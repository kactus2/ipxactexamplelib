==> flow/design.v <==
module spi_slave #(
    parameter                              SLAVE_ID         = 0
) (
    input                               clk_in,
    input                               data_in,
    input                               slave_select_in,
    output reg                          data_out,
    input                               rst_in     
);
    localparam BYTE_SIZE = 8;  
    localparam BYTE_INDEX_SIZE = $clog2(BYTE_SIZE);  
    reg [BYTE_SIZE-1:0] data_recv;
    reg [BYTE_SIZE-1:0] data_send;
    reg [BYTE_INDEX_SIZE-1:0] send_iterator;
    reg [BYTE_INDEX_SIZE-1:0] recv_iterator;
    reg transferring;
    reg transferred;
    always @(posedge clk_in or posedge rst_in) begin
        if(rst_in == 1'b1) begin
            data_recv <= 0;
            data_send <= 8'hAA;
            send_iterator <= 1;
            recv_iterator <= 0;
            data_out <= 1'bz;
            transferring <= 1;
            transferred <= 0;
        end
        else begin
            if (transferring == 1'b0) begin
                data_out <= data_send[send_iterator];
                if (!transferred) begin
                    data_recv[recv_iterator] <= data_in;
                    recv_iterator <= recv_iterator + 1;
                end
                else
                    data_send <= data_recv;
                 if (send_iterator < BYTE_SIZE - 1) begin
                    send_iterator <= send_iterator + 1;
                 end
                 if (recv_iterator >= BYTE_SIZE - 1) begin
                    transferred <= 1;
                 end
            end
            else begin
                if (slave_select_in == 1'b0) begin
                    data_out <= data_send[0];
                    transferred <= 0;
                    send_iterator <= 1;
                    recv_iterator <= 0;
                end
                else begin
                    data_out <= 1'bz;
                end
            end
            transferring <= slave_select_in;
        end
    end
endmodule
======== Tool chain data of spi_slave ========
Tool output for the design above, in the order of the flow.
Lines are those of the file above, counted from 1.
Library cell names are shortened.
A cell with -- has no value.
inputs
  top module .............................. spi_slave
  clock input ............................. clk_in
  standard-cell library ................... sky130hd
  library corner .......................... tt_025C_1v80

======== Elaborated design ========
Source: Yosys, flattened and elaborated, memories not mapped. Widths are those after wreduce. Registers that Yosys merges into a memory's read port (data or address) are not register bits. Print and check cells do not count. Equal cells are merged and count once.
word-level totals
  bits in writable memories ............... 0
  word width x clocked read ports ......... 0
  bits in registers ....................... 25
  memories kept ........................... 0
  bits in read-only memories .............. 0
  output and inout port bits .............. 1
  input bits .............................. 4
  cells after elaboration ................. 40
  bits in latches ......................... 0
cells by class
  add/subtract/negate cells ............... 3
  equal/unequal tests ..................... 2
  div/mod/pow operators ................... 0
  reduce/logical cells .................... 7
  bitwise operators ....................... 5
  magnitude comparators ................... 2
  mux-type cells .......................... 11
  $mul .................................... 0
  shifts and indexed selects .............. 3
operators with widths
  kind                                           number
  two-way mux 3 bit                              6
  AND reduction 2 bit                            5
  variable shift 1 x 4 -> 8 bit                  1
  variable shift 1 x 4 -> 8 bit with constant A  1
  variable part select 8 x 3 -> 1 bit            1
  bitwise AND 8 bit                              1
  bitwise OR 8 bit                               1
  NOT 8 bit                                      1
  adder 3 x 1 -> 3 bit with constant B           2
  two-way mux 1 bit                              5
  != test 2 bit with constant B                  2
  nonzero test 2 bit                             2
  negation 3 -> 4 bit                            1
  >= comparator 3 bit with constant B            1
  less-than comparator 3 bit with constant B     1
  NOT 1 bit                                      2

======== Logic depth ========
Depth = most cells in a row (Yosys ltp): at word level without a register or memory, in the mapped netlist without a sequential cell, where the memories' decode and read muxes count.
depth
  depth after elaboration ................. 5
  ABC_AREA ................................ 0
  depth in mapped cells ................... 6
  depth with buffers taken out ............ 5

======== Synthesis result ========
Yosys stat after the flow's synthesis: flattened, memories mapped to cells. It holds for the ABC_AREA given above (unset counts as 0); a run with the other value may have another netlist.
cells by type
  cell       number  total area (um2)
  dfrtp_1    19      475.456
  dfstp_2    6       157.651
  mux2_1     8       90.086
  ha_1       7       87.584
  mux2_2     4       45.043
  nand3_1    9       45.043
  nand2_1    11      41.29
  o2bb2ai_1  4       35.034
  a32o_1     2       20.019
  buf_2      4       20.019
  nor2_1     5       18.768
  xnor2_2    1       16.266
  xor2_2     1       16.266
  a211oi_1   2       15.014
  mux2_4     1       15.014
  a31oi_1    2       12.512
  nand2b_1   2       12.512
  nand4_2    1       12.512
Other cell types: 16; their cells: 20.
synthesis totals
  buffer cells ............................ 6
  flip-flop cells ......................... 25
  cells in the netlist .................... 109
  area of sequential cells ................ 633.1 um2
  chip area (Yosys) ....................... 1,265.0 um2

======== Timing after synthesis ========
Path of least setup slack by OpenSTA after synthesis, without wires, with an ideal clock, recovery checks aside; 20% of the period is set as input and as output delay. Where synthesis merged equal registers, the netlist keeps one of their names.
path after synthesis
  path kind ............................... register to register
  from .................................... register recv_iterator[0]
  to ...................................... register data_recv[4]
  period .................................. 2.12 ns
  arrival time ............................ 1.646 ns
  data required time ...................... 1.993 ns
  setup time .............................. 0.127 ns
  setup slack ............................. 0.347 ns
  buffers on the path ..................... 1
  delay of the path ....................... 1.773 ns
  driving pins on the path ................ 7
  period reached after synthesis .......... 1.773 ns
"delay of the path" = arrival - input delay + setup time.
"driving pins on the path": output pins that drive a net of the path, with the launching flip-flop's if there is one; two outputs of one cell count as two.
"period reached after synthesis" = period - worst setup slack (recovery checks aside). The figure is calculated, with input and output delays left at 20% of the set period.
The rows between start and end are the longest chain of elaborated cells between them; the timing report does not say that the signal goes this way. Where chains are equally long, one stands for them.
Each line given opens the expression or statement behind the cell; cells for indexed reads and writes are added by Yosys, which also makes memories of some case tables.
A register here has more assigning lines than the two given.
between the ends, after synthesis
  cell sequence ........................... dfrtp_1 clkbuf_1 inv_1 ha_1 xnor2_2 nand4b_1 mux2_1
  length of the longest elaborated chain .. 5
  elaborated cells between the ends (all ways) .. 6
  RTL lines with such cells ............... 1
RTL lines, path after synthesis
  what                           RTL line  source
  start: declaration             15        reg [BYTE_INDEX_SIZE-1:0] recv_iterator;
  start: assignment              23        recv_iterator <= 0;
  start: assignment              33        recv_iterator <= recv_iterator + 1;
  negation 3 -> 4 bit            32        data_recv[recv_iterator] <= data_in;
  variable shift 1 x 4 -> 8 bit  32
  NOT 8 bit                      32
  bitwise AND 8 bit              32
  bitwise OR 8 bit               32
  end: assignment                20        data_recv <= 0;
  end: assignment                32
  end: declaration               12        reg [BYTE_SIZE-1:0] data_recv;

======== Worst path after layout ========
Path of least setup slack in the final report of run 1 (OpenROAD, finished layout, wires in). Where an end is a register, its clock arrival counts in the times.
path after layout
  path kind ............................... register to register
  from .................................... register recv_iterator[0]
  to ...................................... register data_recv[0]
  driving pins on the path ................ 7
  setup time .............................. 0.10 ns
  data required time ...................... 1.40 ns
  arrival time ............................ 1.70 ns
  period .................................. 1.18 ns
  buffers on the path ..................... 1
  setup slack ............................. -0.30 ns
The rows between start and end are the longest chain of elaborated cells between them; the timing report does not say that the signal goes this way. Where chains are equally long, one stands for them.
A register here has more assigning lines than the two given.
between the ends, after layout
  cell sequence ........................... dfrtp_1 clkbuf_8 inv_4 ha_4 xor2_4 nand4_2 mux2_4
  length of the longest elaborated chain .. 5
  elaborated cells between the ends (all ways) .. 6
  RTL lines with such cells ............... 1
RTL lines, path after layout
  what                           RTL line  source
  start: declaration             15        reg [BYTE_INDEX_SIZE-1:0] recv_iterator;
  start: assignment              23        recv_iterator <= 0;
  start: assignment              33        recv_iterator <= recv_iterator + 1;
  negation 3 -> 4 bit            32        data_recv[recv_iterator] <= data_in;
  variable shift 1 x 4 -> 8 bit  32
  NOT 8 bit                      32
  bitwise AND 8 bit              32
  bitwise OR 8 bit               32
  end: assignment                20        data_recv <= 0;
  end: assignment                32
  end: declaration               12        reg [BYTE_SIZE-1:0] data_recv;

Appendix: measured runs

Below are 2 stored runs of the flow (Yosys, OpenROAD; platform sky130hd) on spi_slave, each with its settings and what was measured, unordered. Constraints: input delay and output delay 20% of the set period each, output load 0.01 pF.
"period reached" is the run's clock period less its worst setup slack. It is reckoned from that one timing run; input and output delays stay at 20% of the period that was set.
"critical setup path time" means the part of the period allowed to the worst setup path (the constraints hold back 20% at inputs and 20% at outputs) less its slack; where the path has registers, the arrival times of their clocks count too.
"total power after layout" rests on the timing tool's default activity at the inputs, not on a simulated workload.

======== run 1 ========
==> flow/run.sh <==
#!/bin/bash
# the make line also repeats the synthesis and layout settings of config.mk as NAME=value (left out here)
make -C /OpenROAD-flow-scripts/flow DESIGN_CONFIG=/design/flow/config.mk WORK_HOME=/design/flow/orfs CLKGATE_MAP_FILE= finish
==> flow/config.mk <==
export PLATFORM = sky130hd
export DESIGN_NAME = spi_slave
export DESIGN_NICKNAME = spi_slave
export VERILOG_FILES = /design/flow/design.v
export SDC_FILE = /design/flow/constraint.sdc
export NUM_CORES = 4
export LEC_CHECK = 0
export CAP_MARGIN = 20
export CELL_PAD_IN_SITES_DETAIL_PLACEMENT = 0
export CELL_PAD_IN_SITES_GLOBAL_PLACEMENT = 0
export CORE_ASPECT_RATIO = 1.05
export CORE_MARGIN = 2
export CORE_UTILIZATION = 35
export CTS_CLUSTER_SIZE = 33
export GPL_ROUTABILITY_DRIVEN = 0
export GPL_TIMING_DRIVEN = 0
export MAX_ROUTING_LAYER = met5
export PLACE_DENSITY_LB_ADDON = 0.05
export SETUP_SLACK_MARGIN = 0.2
export SLEW_MARGIN = 35
==> flow/constraint.sdc <==
create_clock -name core_clock -period 1.18 [get_ports {clk_in}]
set_input_delay 0.2360 -clock core_clock [delete_from_list [all_inputs] [get_ports {clk_in}]]
set_output_delay 0.2360 -clock core_clock [all_outputs]
set_load 0.01 [all_outputs]

-------- measured, run 1 --------
  chip area in the Yosys report ........... 1,265.0 um2
  total die area .......................... 4,111.1 um2
  standard-cell area after layout ......... 1,800.5 um2
  post-route utilization .................. 51.9%
  worst setup slack after layout .......... -0.302 ns
  summed negative setup slack ............. -2.909 ns
  total power after layout ................ 4,578 µW
  period reached .......................... 1.482 ns
  critical setup path time ................ 1.48 ns
  worst setup path kind ................... register to register

======== run 2 ========
==> flow/run.sh <==
#!/bin/bash
# the make line also repeats the synthesis and layout settings of config.mk as NAME=value (left out here)
make -C /OpenROAD-flow-scripts/flow DESIGN_CONFIG=/design/flow/config.mk WORK_HOME=/design/flow/orfs CLKGATE_MAP_FILE= finish
==> flow/config.mk <==
export PLATFORM = sky130hd
export DESIGN_NAME = spi_slave
export DESIGN_NICKNAME = spi_slave
export VERILOG_FILES = /design/flow/design.v
export SDC_FILE = /design/flow/constraint.sdc
export NUM_CORES = 4
export LEC_CHECK = 0
export CAP_MARGIN = 25
export CELL_PAD_IN_SITES_GLOBAL_PLACEMENT = 1
export CORE_ASPECT_RATIO = 0.83
export CORE_MARGIN = 5
export CORE_UTILIZATION = 56
export CTS_CLUSTER_DIAMETER = 166
export CTS_CLUSTER_SIZE = 37
export GPL_ROUTABILITY_DRIVEN = 0
export GPL_TIMING_DRIVEN = 1
export MAX_ROUTING_LAYER = met5
export MIN_ROUTING_LAYER = met2
export PLACE_DENSITY_LB_ADDON = 0.18
export SETUP_SLACK_MARGIN = -0.03
export SLEW_MARGIN = 20
==> flow/constraint.sdc <==
create_clock -name core_clock -period 1.68 [get_ports {clk_in}]
set_input_delay 0.3360 -clock core_clock [delete_from_list [all_inputs] [get_ports {clk_in}]]
set_output_delay 0.3360 -clock core_clock [all_outputs]
set_load 0.01 [all_outputs]

-------- measured, run 2 --------
  chip area in the Yosys report ........... 1,265.0 um2
  total die area .......................... 3,313.7 um2
  standard-cell area after layout ......... 1,381.3 um2
  post-route utilization .................. 65.1%
  worst setup slack after layout .......... 0.073 ns
  summed negative setup slack ............. 0.000 ns
  total power after layout ................ 2,479 µW
  period reached .......................... 1.607 ns
  critical setup path time ................ 1.61 ns
  worst setup path kind ................... register to register
